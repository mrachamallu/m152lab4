==> flow/design.v <==
module bank(clk, b1, b10, b50, b100, randNum1, randNum2, randNum3, randNum4, rst, balance);
input clk;
input b1;  
input b10;
input b50;
input b100;
input [3:0] randNum1;
input [3:0] randNum2;
input [3:0] randNum3;
input [3:0] randNum4;
input rst;
output reg[26:0] balance;
reg[26:0] balanceR;
reg[26:0] deduction;
always @(posedge clk)
begin
	if (b100)
		deduction <= 100;
	else if (b50)
		deduction <= 50;
	else if (b10)
		deduction <= 10;
	else if (b1)
		deduction <= 1;
	else
		deduction <= 0;
end
always @(posedge clk)
begin
	 balance <= balanceR;
    if(rst)
	 begin
        balanceR <= 100;
		  balance <= balanceR;
		end
    else if(randNum1 == randNum2 && randNum2 == randNum3 && randNum3 == randNum4)
    begin
        if(b1)
            balanceR <= balanceR + 1;
        else if(b10)
            balanceR <= balanceR + 10;
        else if(b50)
            balanceR <= balanceR + 50;
        else if(b100)
            balanceR <= balanceR + 100;
    end
	 else
		begin
			balanceR <= balanceR - deduction;
		end
end
endmodule
## Tool chain data of bank

The steps from the RTL of bank to its reports follow in flow order.
Line numbers count from 1 in the design file above.
Operators carry their Yosys type and port widths (W data, S select, Z words).
Library cell names are shortened.
A cell with n/a has no value.

| design | value |
|---|---|
| top | bank |
| clock | clk |
| library | sky130hd |
| library corner | tt_025C_1v80 |

## After elaboration

Yosys after proc, flatten, opt, wreduce and memory -nomap, before mapping. Memory bits, and registers merged into a memory's read port (data or address), are not among the register bits. Print and check cells are not counted. Equal cells are merged and count once.

| bit counts | value |
|---|---|
| output and inout bits | 27 |
| word-level cells | 26 |
| flip-flop bits (word level) | 81 |

| cells by class | value |
|---|---|
| add/sub/neg operators | 5 |
| equality and inequality tests | 4 |
| muxes and demuxes | 8 |
| reductions and logical operators | 4 |

Operators with widths:

| cell | count |
|---|---|
| $mux W27 | 5 |
| $add A27 B1 Y27 const B | 1 |
| $sub A27 B27 Y27 | 1 |
| $add A27 B4 Y27 const B | 1 |
| $add A27 B6 Y27 const B | 1 |
| $add A27 B7 Y27 const B | 1 |
| $eq A4 B4 Y1 | 3 |
| $ne A5 B5 Y1 const B | 1 |
| $mux W5 | 1 |
| $mux W4 | 1 |
| $reduce_or A3 Y1 | 1 |
| $logic_and A1 B1 Y1 | 2 |
| $reduce_or A2 Y1 | 1 |
| $mux W1 | 1 |

## Depth

Depth = most cells in a row (Yosys ltp): at word level without a register or memory, in the mapped netlist without a sequential cell, where the memories' decode and read muxes count.

| depth | value |
|---|---|
| word-level depth | 6 |
| ABC_AREA | 0 |
| gate-level depth with buffers | 10 |
| depth with buffers taken out | 10 |

## After synthesis

The flow's flattened synthesis, as Yosys stat reports it; memories are mapped. The netlist is that of the ABC_AREA named above (0 if unset); the other value can give another one.
The area totals of this step are shown rounded.

| synthesis totals | value |
|---|---|
| buffers | 20 |
| mapped area | 0.00353 mm^2 |
| cell count | 415 |
| flip-flop cells | 60 |

Cell types:

| type | count | total area (um^2) |
|---|---|---|
| dfxtp_1 | 60 | 1.2E+03 |
| ha_1 | 12 | 150.144 |
| a21oi_1 | 28 | 140.134 |
| nor2_1 | 34 | 127.622 |
| nor2b_1 | 20 | 125.12 |
| nand3_1 | 20 | 100.096 |
| o21ai_0 | 19 | 95.091 |
| nand2_1 | 23 | 86.333 |
| nor3_1 | 17 | 85.082 |
| nor4_4 | 4 | 85.082 |
| mux2_1 | 7 | 78.826 |
| mux2_2 | 6 | 67.565 |
| and4_1 | 7 | 61.309 |
| and2_1 | 9 | 56.304 |
| or3_1 | 8 | 50.048 |
| inv_1 | 13 | 48.797 |
| a21o_1 | 6 | 45.043 |
| buf_2 | 9 | 45.043 |

Other cell types: 46; their cells: 113.

## Worst setup path after synthesis

Path of least setup slack by OpenSTA after synthesis, without wires, with an ideal clock, recovery checks aside; 20% of the period is set as input and as output delay. Where synthesis merged equal registers, the netlist keeps one of their names.

| timing path after synthesis | value |
|---|---|
| kind | in2reg |
| start point | in b10 |
| end point | reg balanceR[25] |
| arrival time | 2.276 ns |
| buffers on the path | 1 |
| library setup time | 0.123 ns |
| driving pins on the path | 7 |
| setup slack | 1.050 ns |
| external input delay | 0.690 ns |
| period | 3.45 ns |
| launch time at the first pin | 0.690 ns |
| delay of the path | 1.709 ns |
| period reached after synthesis | 2.4 ns |

"delay of the path" is the arrival time less input delay plus setup time.
"driving pins on the path" counts driving pins, that of a launching flip-flop among them; a cell with two outputs on the path counts twice.
"period reached after synthesis" = period - worst setup slack (recovery checks aside). The figure is calculated, with input and output delays left at 20% of the set period.
Between the ends stands the longest chain of elaborated cells between them, by number of cells; it is not shown to be the way that was timed. Of several equally long chains one is given.
Each line given opens the expression or statement behind the cell; cells for indexed reads and writes are added by Yosys, which also makes memories of some case tables.
At most two assigning lines are given for a register; there are more.

| between the ends, after synthesis | value |
|---|---|
| cells stage by stage | buf_6 -> or2_4 -> nor3_1 -> a22o_2 -> or4b_1 -> a21oi_1 -> mux2_1 |
| cells in the longest elaborated chain | 3 |

Ends and longest elaborated chain, after synthesis:

| element | line | RTL |
|---|---|---|
| start: declaration | 4 | `input b10;` |
| $mux W27 | 40 | `else if(b10)` |
| $mux W27 | 38 | `if(b1)` |
| $mux W27 | 36 | `else if(randNum1 == randNum2 && randNum2 == randNum3 && randNum3 == randNum4)` |
| end: assignment | 39 | `balanceR <= balanceR + 1;` |
| end: assignment | 41 | `balanceR <= balanceR + 10;` |
| end: declaration | 13 | `reg[26:0] balanceR;` |

## Path in the finished layout

Path of least setup slack in the final report of flow run A (OpenROAD, finished layout, wires in). Where an end is a register, its clock arrival counts in the times.

| timing path post-layout | value |
|---|---|
| kind | reg2reg |
| start point | reg balanceR[0] |
| end point | reg balanceR[22] |
| library setup time | 0.06 ns |
| driving pins on the path | 12 |
| buffers on the path | 1 |
| launch time at the first pin | 0.34 ns |
| setup slack | -0.74 ns |
| period | 1.68 ns |
| arrival time | 2.69 ns |

Between the ends stands the longest chain of elaborated cells between them, by number of cells; it is not shown to be the way that was timed. Of several equally long chains one is given.
At most two assigning lines are given for a register; there are more.

| between the ends, post-layout | value |
|---|---|
| cells stage by stage | dfxtp_4 -> inv_4 -> ha_4 -> inv_2 -> fa_2 -> a211oi_4 -> o21ai_2 -> a21oi_4 -> o22ai_4 -> buf_6 -> or3_1 -> a21oi_2 |
| cells in the longest elaborated chain | 6 |

Ends and longest elaborated chain, post-layout:

| element | line | RTL |
|---|---|---|
| start: declaration | 13 | `reg[26:0] balanceR;` |
| start: assignment | 39 | `balanceR <= balanceR + 1;` |
| start: assignment | 41 | `balanceR <= balanceR + 10;` |
| $add A27 B7 Y27 | 45 | `balanceR <= balanceR + 100;` |
| $mux W27 | 44 | `else if(b100)` |
| $mux W27 | 42 | `else if(b50)` |
| $mux W27 | 40 | `else if(b10)` |
| $mux W27 | 38 | `if(b1)` |
| $mux W27 | 36 | `else if(randNum1 == randNum2 && randNum2 == randNum3 && randNum3 == randNum4)` |
| end: assignment | 39 |  |
| end: assignment | 41 |  |
| end: declaration | 13 |  |

Measured data: module bank, platform sky130hd, 2 stored runs of the flow under differing settings, order arbitrary. Input and output delays are each 20% of the period that was set; the output load is 0.01 pF.
"period achieved" is the run's clock period less its worst setup slack. It is reckoned from that one timing run; input and output delays stay at 20% of the period that was set.
By "time of the worst setup path" is meant the share of the clock period that the worst setup path is allowed (20% is reserved at inputs, 20% at outputs), minus its slack. Clock arrival times at its registers enter into it.
"total power of the final layout" is the tool's figure for a default switching activity; nothing was simulated.
The results are shown rounded.

## Flow run A

==> flow/run.sh <==
#!/bin/bash
# the make line also repeats the synthesis and layout settings of config.mk as NAME=value (left out here)
make -C /OpenROAD-flow-scripts/flow DESIGN_CONFIG=/design/flow/config.mk WORK_HOME=/design/flow/orfs CLKGATE_MAP_FILE= finish
==> flow/config.mk <==
export PLATFORM = sky130hd
export DESIGN_NAME = bank
export DESIGN_NICKNAME = bank
export VERILOG_FILES = /design/flow/design.v
export SDC_FILE = /design/flow/constraint.sdc
export NUM_CORES = 4
export LEC_CHECK = 0
export CAP_MARGIN = 25
export CORE_ASPECT_RATIO = 0.53
export CORE_MARGIN = 2
export CORE_UTILIZATION = 47
export CTS_CLUSTER_SIZE = 28
export MAX_ROUTING_LAYER = met4
export MIN_ROUTING_LAYER = met1
export PLACE_DENSITY_LB_ADDON = 0.3
export SETUP_SLACK_MARGIN = -0.05
export SLEW_MARGIN = 0
export TNS_END_PERCENT = 45
==> flow/constraint.sdc <==
create_clock -name core_clock -period 1.68 [get_ports {clk}]
set_input_delay 0.3360 -clock core_clock [delete_from_list [all_inputs] [get_ports {clk}]]
set_output_delay 0.3360 -clock core_clock [all_outputs]
set_load 0.01 [all_outputs]

| result of flow run A | value |
|---|---|
| time of the worst setup path | 2.42 ns |
| worst setup path kind | reg2reg |
| synthesis area | 0.00353 mm^2 |
| worst hold slack after layout | 0.372 ns |
| period achieved | 2.420 ns |
| total power of the final layout | 0.0102 W |
| area of the die | 0.00826 mm^2 |
| standard-cell area of the final layout | 0.00583 mm^2 |
| final setup TNS | -13.0 ns |
| post-route utilization | 0.821 |
| worst setup slack after layout | -0.740 ns |

## Flow run B

==> flow/run.sh <==
#!/bin/bash
# the make line also repeats the synthesis and layout settings of config.mk as NAME=value (left out here)
make -C /OpenROAD-flow-scripts/flow DESIGN_CONFIG=/design/flow/config.mk WORK_HOME=/design/flow/orfs CLKGATE_MAP_FILE= finish
==> flow/config.mk <==
export PLATFORM = sky130hd
export DESIGN_NAME = bank
export DESIGN_NICKNAME = bank
export VERILOG_FILES = /design/flow/design.v
export SDC_FILE = /design/flow/constraint.sdc
export NUM_CORES = 4
export LEC_CHECK = 0
export CAP_MARGIN = 20
export CORE_MARGIN = 2
export CORE_UTILIZATION = 36
export CTS_CLUSTER_SIZE = 73
export MAX_ROUTING_LAYER = met4
export PLACE_DENSITY = 0.73
export SETUP_SLACK_MARGIN = 0.58
export SLEW_MARGIN = 20
export TNS_END_PERCENT = 75
==> flow/constraint.sdc <==
create_clock -name core_clock -period 4.28 [get_ports {clk}]
set_input_delay 0.8560 -clock core_clock [delete_from_list [all_inputs] [get_ports {clk}]]
set_output_delay 0.8560 -clock core_clock [all_outputs]
set_load 0.01 [all_outputs]

| result of flow run B | value |
|---|---|
| worst setup slack after layout | 1.18 ns |
| time of the worst setup path | 2.25 ns |
| worst setup path kind | in2reg |
| worst hold slack after layout | 0.372 ns |
| synthesis area | 0.00353 mm^2 |
| area of the die | 0.0106 mm^2 |
| post-route utilization | 0.446 |
| total power of the final layout | 0.00266 W |
| period achieved | 3.101 ns |
| final setup TNS | 0.000 ns |
| standard-cell area of the final layout | 0.0043 mm^2 |
