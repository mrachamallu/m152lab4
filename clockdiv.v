==> flow/design.v <==
`timescale 1ns / 1ps
module clockdiv(
	input wire clk,		 
	input wire clr,		 
	output wire dclk,		 
	output wire segclk,	 
	output wire slotclk
	);
reg [22:0] q;
always @(posedge clk or posedge clr)
begin
	if (clr == 1)
		q <= 0;
	else
		q <= q + 1;
end
assign segclk = q[17];
assign dclk = q[1];
assign slotclk = q[22];
endmodule
### Tool chain data of clockdiv

Tool output for the design above, in the order of the flow.
Line numbers count from 1 in the design file above.
Cell names lack the library's common part.
A cell with -- has no value.

| set-up | value |
|---|---|
| top module | clockdiv |
| clock | clk |
| standard-cell library | sky130hd |
| timing corner | tt_025C_1v80 |

### Word level

Source: Yosys, flattened and elaborated, memories not mapped. Widths are those after wreduce; folded enables and synchronous resets count as part of the registers. Registers that Yosys merges into a memory's read port (data or address) are not register bits. Print and check cells do not count. Equal cells are merged and count once.

| bit counts | value |
|---|---|
| cells after elaboration | 2 |
| input bits | 2 |
| register bits after elaboration | 23 |
| output and inout port bits | 3 |

| cells by class | value |
|---|---|
| add/subtract/negate cells | 1 |

Operator list:

| cell | count |
|---|---|
| 23-bit by 1-bit adder with 23-bit output with constant B | 1 |

### Logic depth

Depth = most cells in a row (Yosys ltp): at word level without a register or memory, in the mapped netlist without a sequential cell, where the memories' decode and read muxes count.

| logic depth | value |
|---|---|
| depth after elaboration | 1 |
| ABC_AREA | 1 |
| depth in mapped cells | 8 |
| depth with buffers taken out | 8 |

### Mapped cells and area

Source: synth_stat.txt of the flow (Yosys; design flattened, memories mapped). It holds for the ABC_AREA given above (unset counts as 0); a run with the other value may have another netlist.

Cells by type:

| type | count | total area (um^2) |
|---|---|---|
| dfrtp_1 | 23 | 575.552 |
| nand2_1 | 44 | 165.158 |
| xor2_1 | 9 | 78.826 |
| nor2_4 | 6 | 67.565 |
| nor2_1 | 15 | 56.304 |
| nand2_4 | 4 | 45.043 |
| xnor2_1 | 5 | 43.792 |
| inv_1 | 11 | 41.29 |
| nor2_8 | 2 | 40.038 |
| nand3b_1 | 5 | 37.536 |
| nand2_2 | 3 | 18.768 |
| nand3_1 | 3 | 15.014 |
| ha_1 | 1 | 12.512 |
| nor2_2 | 2 | 12.512 |
| nand3b_2 | 1 | 11.261 |
| o21ai_1 | 1 | 5.005 |
| inv_2 | 1 | 3.754 |

| synthesis totals | value |
|---|---|
| buffers | 0 |
| cell area after synthesis | 1229.9 um^2 |
| flip-flop cells | 23 |
| cells in the netlist | 136 |
| area of sequential cells | 575.6 um^2 |

### Path before layout

Path of least setup slack by OpenSTA after synthesis, without wires, with an ideal clock, recovery checks aside; 20% of the period is set as input and as output delay. Where synthesis merged equal registers, the netlist keeps one of their names.

| path after synthesis | value |
|---|---|
| path type | reg2reg |
| from | register q[1] |
| to | register q[16] |
| arrival time | 1.181 ns |
| data required time | 1.463 ns |
| setup slack | 0.283 ns |
| period | 1.58 ns |
| time at the first pin | 0.000 ns |
| delay of the path | 1.298 ns |
| stages on the path | 9 |
| synthesis period reached | 1.297 ns |

"delay of the path" = arrival - input delay + setup time.
"stages on the path" counts driving pins, that of a launching flip-flop among them; a cell with two outputs on the path counts twice.
"synthesis period reached" = period - worst setup slack (recovery checks aside). The figure is calculated, with input and output delays left at 20% of the set period.
Between the ends stands the longest chain of elaborated cells between them, by number of cells; it is not shown to be the way that was timed. Of several equally long chains one is given.
Each line given opens the expression or statement behind the cell; cells for indexed reads and writes are added by Yosys, which also makes memories of some case tables.

| on the way, after synthesis | value |
|---|---|
| path through | dfrtp_1 > ha_1 > nand2_2 > nor2_8 > nand2_4 > nor2_4 > nand2_1 > nand2_1 > nand2_1 |
| length of the longest elaborated chain | 1 |
| elaborated cells on any way between the ends | 1 |
| source lines of those cells | 1 |

RTL lines, path after synthesis:

| item | RTL line | RTL |
|---|---|---|
| from (decl) | 9 | `reg [22:0] q;` |
| from (assign) | 13 | `q <= 0;` |
| from (assign) | 15 | `q <= q + 1;` |
| 23-bit by 1-bit adder with 23-bit output | 15 |  |
| to (assign) | 13 |  |
| to (assign) | 15 |  |
| to (decl) | 9 |  |

### Worst path after layout

From the final timing report of entry A: the path of least setup slack in the routed layout; clock arrival at registers is part of the times.

| path after layout | value |
|---|---|
| path type | reg2out |
| from | register q[1] |
| to | output dclk |
| arrival time | 1.23 ns |
| time at the first pin | 0.30 ns |
| output delay | 0.42 ns |
| period | 2.09 ns |
| data required time | 1.67 ns |
| setup slack | 0.44 ns |
| stages on the path | 2 |

| on the way, after layout | value |
|---|---|
| path through | dfrtp_1 > clkdlybuf4s50_1 |
| length of the longest elaborated chain | 0 |
| elaborated cells on any way between the ends | 0 |
| source lines of those cells | 0 |

RTL lines, path after layout:

| item | RTL line | RTL |
|---|---|---|
| from (decl) | 9 | `reg [22:0] q;` |
| from (assign) | 13 | `q <= 0;` |
| from (assign) | 15 | `q <= q + 1;` |
| to (decl) | 5 | `output wire dclk,` |

Subject: flow runs of clockdiv

Hi,

clockdiv through Yosys and OpenROAD on sky130hd: 2 stored runs, unordered, with their settings and measured results. The constraints put input and output delay at 20% of the set period each and load the outputs with 0.01 pF.
"achieved clock period" is the run's clock period less its worst setup slack. It is reckoned from that one timing run; input and output delays stay at 20% of the period that was set.
By "total design power" is meant OpenSTA's value without simulated activity: inputs other than the clock are taken to toggle once in ten clock periods, and the tool carries that through the logic.
A setting shown as - is not set for that run.

| name | entry A | entry B |
|---|---|---|
| period_ns | 2.09 | 2.57 |
| CORE_UTILIZATION | 66 | 66 |
| SETUP_SLACK_MARGIN | 0.36 | - |
| PLACE_DENSITY | 0.47 | - |
| CORE_MARGIN | 5 | 2 |
| CELL_PAD_IN_SITES_GLOBAL_PLACEMENT | 0 | 0 |
| ABC_AREA | 1 | - |
| CTS_CLUSTER_SIZE | 28 | 89 |
| CTS_CLUSTER_DIAMETER | 50 | - |
| CAP_MARGIN | 30 | 10 |
| MAX_ROUTING_LAYER | met4 | - |
| SLEW_MARGIN | 20 | 40 |
| CORE_ASPECT_RATIO | - | 1.22 |
| CELL_PAD_IN_SITES_DETAIL_PLACEMENT | - | 0 |
| TNS_END_PERCENT | - | 80 |
| GPL_TIMING_DRIVEN | - | 0 |
| chip area in the Yosys report (um^2) | 1229.9 | 1003.5 |
| area inside the die boundary (um^2) | 2827.1 | 1849.7 |
| standard-cell area after routing (um^2) | 1350.0 | 1091.0 |
| post-route utilization (%) | 77.3 | 76.5 |
| setup slack of the worst path (ns) | 0.438 | 0.782 |
| total design power (uW) | 661.9 | 532.6 |
| achieved clock period (ns) | 1.652 | 1.788 |

Regards
